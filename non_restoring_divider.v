==> flow/design.v <==
module non_restoring_divider #(
    parameter N = 8
) (
    input enable, clk, reset_n, accept_in,
    output accept_out, ready_out,
    input [N-1:0] divisor, dividend,
    output [N-1:0] quotient
);
non_restoring_divider_controller controller(
    enable, clk, reset_n, accept_in,
    accept_out, set_ready_out,
    sign_A, count_done,
    dec_count, substract_and_shift, add_and_shift, initial_data
);
non_restoring_divider_datapath #(.N(N)) datapth(
    clk, reset_n, set_ready_out,
    dividend, divisor, quotient, ready_out,
    dec_count, substract_and_shift, add_and_shift, initial_data,
    sign_A, count_done
);
endmodule
module non_restoring_divider_controller(
    input enable, clk, reset_n, accept_in,
    output accept_out, 
    output reg set_ready_out,
    input sign_A, count_done,
    output reg dec_count, substract_and_shift, add_and_shift, initial_data
);
localparam  IDLE        = 0,
            GET_DATA    = 1,
            COMPUTE     = 2,
            READY       = 3;
reg [1:0] current_state, next_state;
assign accept_out   = (current_state == IDLE) & enable;
always @(*) begin
    dec_count           = 0;
    substract_and_shift = 0;
    add_and_shift       = 0;
    initial_data        = 0;
    set_ready_out = 0;
    case(current_state)
    IDLE: next_state = enable ? GET_DATA : IDLE;
    GET_DATA: begin
        initial_data = 1;
        next_state = COMPUTE;
    end
    COMPUTE: begin
        if(sign_A) add_and_shift = 1;
        else substract_and_shift = 1;
        if(count_done) begin
            set_ready_out = 1;
            next_state = accept_in ? IDLE : READY;
        end
        else next_state = COMPUTE;
        dec_count = 1;
    end
    READY: next_state = accept_in ? IDLE : READY;
    default: next_state = IDLE;
    endcase
end
always @(posedge clk, negedge reset_n) begin
    if(~reset_n) current_state <= IDLE;
    else current_state <= next_state;
end
endmodule
module non_restoring_divider_datapath #(
    parameter N = 8
) (
    input clk, reset_n, set_ready_out,
    input [N-1:0] dividend, divisor,
    output [N-1:0] quotient,
    output reg ready_out,
    input dec_count, substract_and_shift, add_and_shift, initial_data,
    output sign_A, count_done
);
reg [N-1:0] Q;
reg [N:0] A, M;
reg [$clog2(N):0] count;
assign count_done = (count == 0);
assign sign_A = A[N];
assign quotient = Q;
wire [N:0] A_minus_M, A_plus_M;
assign A_minus_M = {A[N-1:0], Q[N-1]} - M;
assign A_plus_M = {A[N-1:0], Q[N-1]} + M;
always @(posedge clk, negedge reset_n) begin
    if(~reset_n) begin
        A <= 0;
        M <= 0;
        Q <= 0;
        ready_out <= 0;
    end
    else begin
        ready_out <= set_ready_out;
        A <= A;
        M <= M;
        Q <= Q;
        if(initial_data) begin
            A <= {(N+1){1'b0}};
            M <= {1'b0, divisor};
            Q <= dividend;
        end
        else if(add_and_shift) begin
            A <= {A[N-1:0], Q[N-1]} + M;
            Q <= {Q[N-2:0], ~A_plus_M[N]};
        end
        else if(substract_and_shift) begin
            A <= {A[N-1:0], Q[N-1]} - M;
            Q <= {Q[N-2:0], ~A_minus_M[N]};
        end
        else begin
            A <= A;
            M <= M;
            Q <= Q;
        end
    end
end
always @(posedge clk, negedge reset_n) begin
    if(~reset_n) count <= N - 1;
    else if(initial_data) count <= N - 1;
    else if(dec_count) count <= count - 1'b1;
    else count <= count;
end
endmodule
Step by step through the tools: non_restoring_divider
What the tools print for non_restoring_divider, step after step.
Line numbers count from 1 in the design file above.
A cell with -- has no value.

design
  top module = non_restoring_divider
  clock input = clk
  standard-cell library = sky130hd
  library corner = tt_025C_1v80

Word level
Source: Yosys, flattened and elaborated, memories not mapped. Widths are those after wreduce. Registers that Yosys merges into a memory's read port (data or address) are not register bits. Print and check cells do not count. Equal cells are merged and count once.

cells by class
  shift operators = 0
  divide/modulo/power cells = 0
  multiplexer cells = 20
  multiply operators = 0
  bitwise operators = 3
  $add $sub $neg = 3
  $lt $le $gt $ge = 0
  reductions and logical operators = 6
  eq/ne operators = 3

operators with widths
  kind                                                         count
  9-bit 2-to-1 mux                                             3
  8-bit 2-to-1 mux                                             3
  1-bit case mux with 2-bit select                             5
  9-bit by 8-bit adder with 9-bit output                       1
  9-bit by 8-bit subtractor with 9-bit output                  1
  2-bit case mux with 4-bit select                             1
  4-bit 2-to-1 mux                                             2
  3-bit OR reduction                                           2
  2-bit == test with constant B                                2
  4-bit by 1-bit subtractor with 4-bit output with constant B  1
  4-bit logical NOT                                            1
  2-bit 2-to-1 mux                                             2
  1-bit 2-to-1 mux                                             4
  3-bit nonzero test                                           1
  1-bit inverter                                               2
  2-bit by 1-bit == test with 1-bit output with constant B     1
  2-bit logical NOT                                            1
  2-bit nonzero test                                           1
  1-bit bitwise AND                                            1

storage and ports
  RAM bits = 0
  register bits after elaboration = 32
  word width x clocked read ports = 0
  latch bits = 0
  memories kept = 0
  output and inout port bits = 10
  ROM bits = 0
  input port bits = 20

Depth
Yosys ltp: most cells in a row. Word level: on the elaborated netlist, between registers, memories and ports. Mapped: between sequential cells and ports; inverters and the memories' decode and read muxes count.

logic depth
  depth in word-level cells = 6
  ABC_AREA = 0
  gate-level depth with buffers = 8

Netlist
Yosys stat after the flow's synthesis: flattened, memories mapped to cells. It holds for the ABC_AREA given above (unset counts as 0); a run with the other value may have another netlist.

synthesis totals
  flip-flop cells = 34
  mapped area = 0.0021696 mm^2
  sequential area = 0.0008558 mm^2
  standard cells after synthesis = 226
  buffers = 9

cell types
  cell type                  count
  sky130_fd_sc_hd__dfrtp_1   30
  sky130_fd_sc_hd__ha_1      18
  sky130_fd_sc_hd__dfstp_2   4
  sky130_fd_sc_hd__inv_1     27
  sky130_fd_sc_hd__a222oi_1  7
  sky130_fd_sc_hd__o21ai_0   14
  sky130_fd_sc_hd__nand2_1   17
  sky130_fd_sc_hd__a21oi_1   9
  sky130_fd_sc_hd__nor2_1    12
  sky130_fd_sc_hd__fa_1      2
  sky130_fd_sc_hd__nor3_1    7
  sky130_fd_sc_hd__buf_6     3
  sky130_fd_sc_hd__a21o_1    3
  sky130_fd_sc_hd__o211ai_1  3
  sky130_fd_sc_hd__o21bai_1  3
  sky130_fd_sc_hd__a32o_1    2
  sky130_fd_sc_hd__o211a_1   2
  sky130_fd_sc_hd__nor2b_1   3

Other cell types: 41; their cells: 60.
The figures by module come from a second, unflattened synthesis with its own total; it is not the netlist above.

unflattened totals
  cells (unflattened synthesis) = 218
  area (unflattened synthesis) = 0.0021433 mm^2

Each row is one instance without its submodules.

modules
  module                                times used  cells  area (mm^2)  seq. area (mm^2)
  non_restoring_divider_datapath (N=8)  1           201    0.0019669    0.0007545
  non_restoring_divider_controller      1           17     0.0001764    0.0001013
  non_restoring_divider                 1           0      0            0

Timing after synthesis
Path of least setup slack by OpenSTA after synthesis, without wires, with an ideal clock, recovery checks aside; 20% of the period is set as input and as output delay. Where synthesis merged equal registers, the netlist keeps one of their names.

timing post-synthesis
  path type = reg-to-reg
  start = register datapth.M[4]
  end = register datapth.A[7]
  delay of the path = 2174 ps
  library setup time = 131 ps
  data arrival time = 2043 ps
  path buffers = 0
  period = 3240 ps
  slack = 1066 ps
  stages on the path = 8
  synthesis period reached = 2174 ps

"delay of the path" = arrival - input delay + setup time.
"stages on the path" counts driving pins, that of a launching flip-flop among them; a cell with two outputs on the path counts twice.
"synthesis period reached" is the clock period less the worst setup slack; recovery checks do not enter. This is arithmetic on one report: input and output delays are still those of the set period (20% each).
Between the ends stands the longest chain of elaborated cells between them, by number of cells; it is not shown to be the way that was timed. Of several equally long chains one is given.
A line is the first line of the expression or statement that the cell stems from. Yosys adds cells for indexed reads and writes and turns some case tables into memories.
At most two assigning lines are given for a register; there are more.

on the way, post-synthesis
  path through = sky130_fd_sc_hd__dfrtp_1 -> sky130_fd_sc_hd__inv_1 -> sky130_fd_sc_hd__ha_1 -> sky130_fd_sc_hd__and2_4 -> sky130_fd_sc_hd__a221oi_1 -> sky130_fd_sc_hd__a21boi_0 -> sky130_fd_sc_hd__o311a_1 -> sky130_fd_sc_hd__or3_1
  cells in the longest elaborated chain = 4
  elaborated cells on any way between the ends = 5

ends and longest elaborated chain, post-synthesis
  what                                         line  text
  start, declared                              77    reg [N:0] A, M;
  start, assigned                              88    M <= 0;
  start, assigned                              99    M <= {1'b0, divisor};
  9-bit by 8-bit subtractor with 9-bit output  107   A <= {A[N-1:0], Q[N-1]} - M;
  9-bit 2-to-1 mux                             106   else if(substract_and_shift) begin
  9-bit 2-to-1 mux                             102   else if(add_and_shift) begin
  9-bit 2-to-1 mux                             97    if(initial_data) begin
  end, assigned                                103   A <= {A[N-1:0], Q[N-1]} + M;
  end, assigned                                107
  end, declared                                77

Path in the finished layout
Path of least setup slack in the final report of record 1 (OpenROAD, finished layout, wires in). Where an end is a register, its clock arrival counts in the times.
The path's times are printed in steps of 10 ps; the period is the one set.

timing after layout
  path type = reg-to-reg
  start = register datapth.A[1]
  end = register datapth.A[8]
  period = 2090 ps
  data arrival time = 2370 ps
  path buffers = 2
  library setup time = 120 ps
  slack = -100 ps
  stages on the path = 9

Between the ends stands the longest chain of elaborated cells between them, by number of cells; it is not shown to be the way that was timed. Of several equally long chains one is given.
At most two assigning lines are given for a register; there are more.

on the way, after layout
  path through = sky130_fd_sc_hd__dfrtp_1 -> sky130_fd_sc_hd__buf_4 -> sky130_fd_sc_hd__ha_1 -> sky130_fd_sc_hd__buf_4 -> sky130_fd_sc_hd__o21bai_4 -> sky130_fd_sc_hd__o2111ai_2 -> sky130_fd_sc_hd__a311oi_1 -> sky130_fd_sc_hd__o211a_1 -> sky130_fd_sc_hd__or3_1
  cells in the longest elaborated chain = 4
  elaborated cells on any way between the ends = 5

ends and longest elaborated chain, after layout
  what                                         line  text
  start, declared                              77    reg [N:0] A, M;
  start, assigned                              103   A <= {A[N-1:0], Q[N-1]} + M;
  start, assigned                              107   A <= {A[N-1:0], Q[N-1]} - M;
  9-bit by 8-bit subtractor with 9-bit output  107
  9-bit 2-to-1 mux                             106   else if(substract_and_shift) begin
  9-bit 2-to-1 mux                             102   else if(add_and_shift) begin
  9-bit 2-to-1 mux                             97    if(initial_data) begin
  end, assigned                                103
  end, assigned                                107
  end, declared                                77

==> results <==
non_restoring_divider through Yosys and OpenROAD on sky130hd: 2 stored runs, unordered, with their settings and measured results. The constraints put input and output delay at 20% of the set period each and load the outputs with 0.01 pF.
By "achieved clock period" is meant the clock period of the run minus its worst setup slack. This is arithmetic on one report: input and output delays are still those of the set period (20% each).
"time used up by the worst setup path" is the time allowed to the run's worst setup path (the clock period less input and output delay, where it has them) less its slack. Clock arrival times count: a late capture clock shortens it, a late launch clock lengthens it.
"total power of the final layout": no workload was simulated; the value follows from the tool's default switching activity.
"time used up by the worst setup path" is known to 10 ps.
Settings: . = not set for that run.
Results: . = not shown.

setting or result                          record 1    record 2
period_ns                                  2.09        2.52
CORE_UTILIZATION                           54          59
PLACE_DENSITY                              0.51        .
CORE_MARGIN                                5           2
CELL_PAD_IN_SITES_GLOBAL_PLACEMENT         1           .
TNS_END_PERCENT                            50          .
CTS_CLUSTER_DIAMETER                       207         .
SLEW_MARGIN                                35          5
MIN_ROUTING_LAYER                          met1        .
CAP_MARGIN                                 20          0
SETUP_SLACK_MARGIN                         .           0.57
PLACE_DENSITY_LB_ADDON                     .           0.06
CELL_PAD_IN_SITES_DETAIL_PLACEMENT         .           1
area of the die (mm^2)                     0.0053854   .
chip area after synthesis (Yosys) (mm^2)   0.0021696   .
setup total negative slack (ps)            -163        .
standard-cell area after layout (mm^2)     0.0029616   .
time used up by the worst setup path (ps)  2190        .
type of the worst setup path               reg-to-reg  .
final utilization (%)                      75.1        .
achieved clock period (ps)                 2191        .
total power of the final layout (mW)       5.345       .
setup slack of the critical path (ps)      -101        .

Record 2: no results, clock tree synthesis failed with DPL-0033
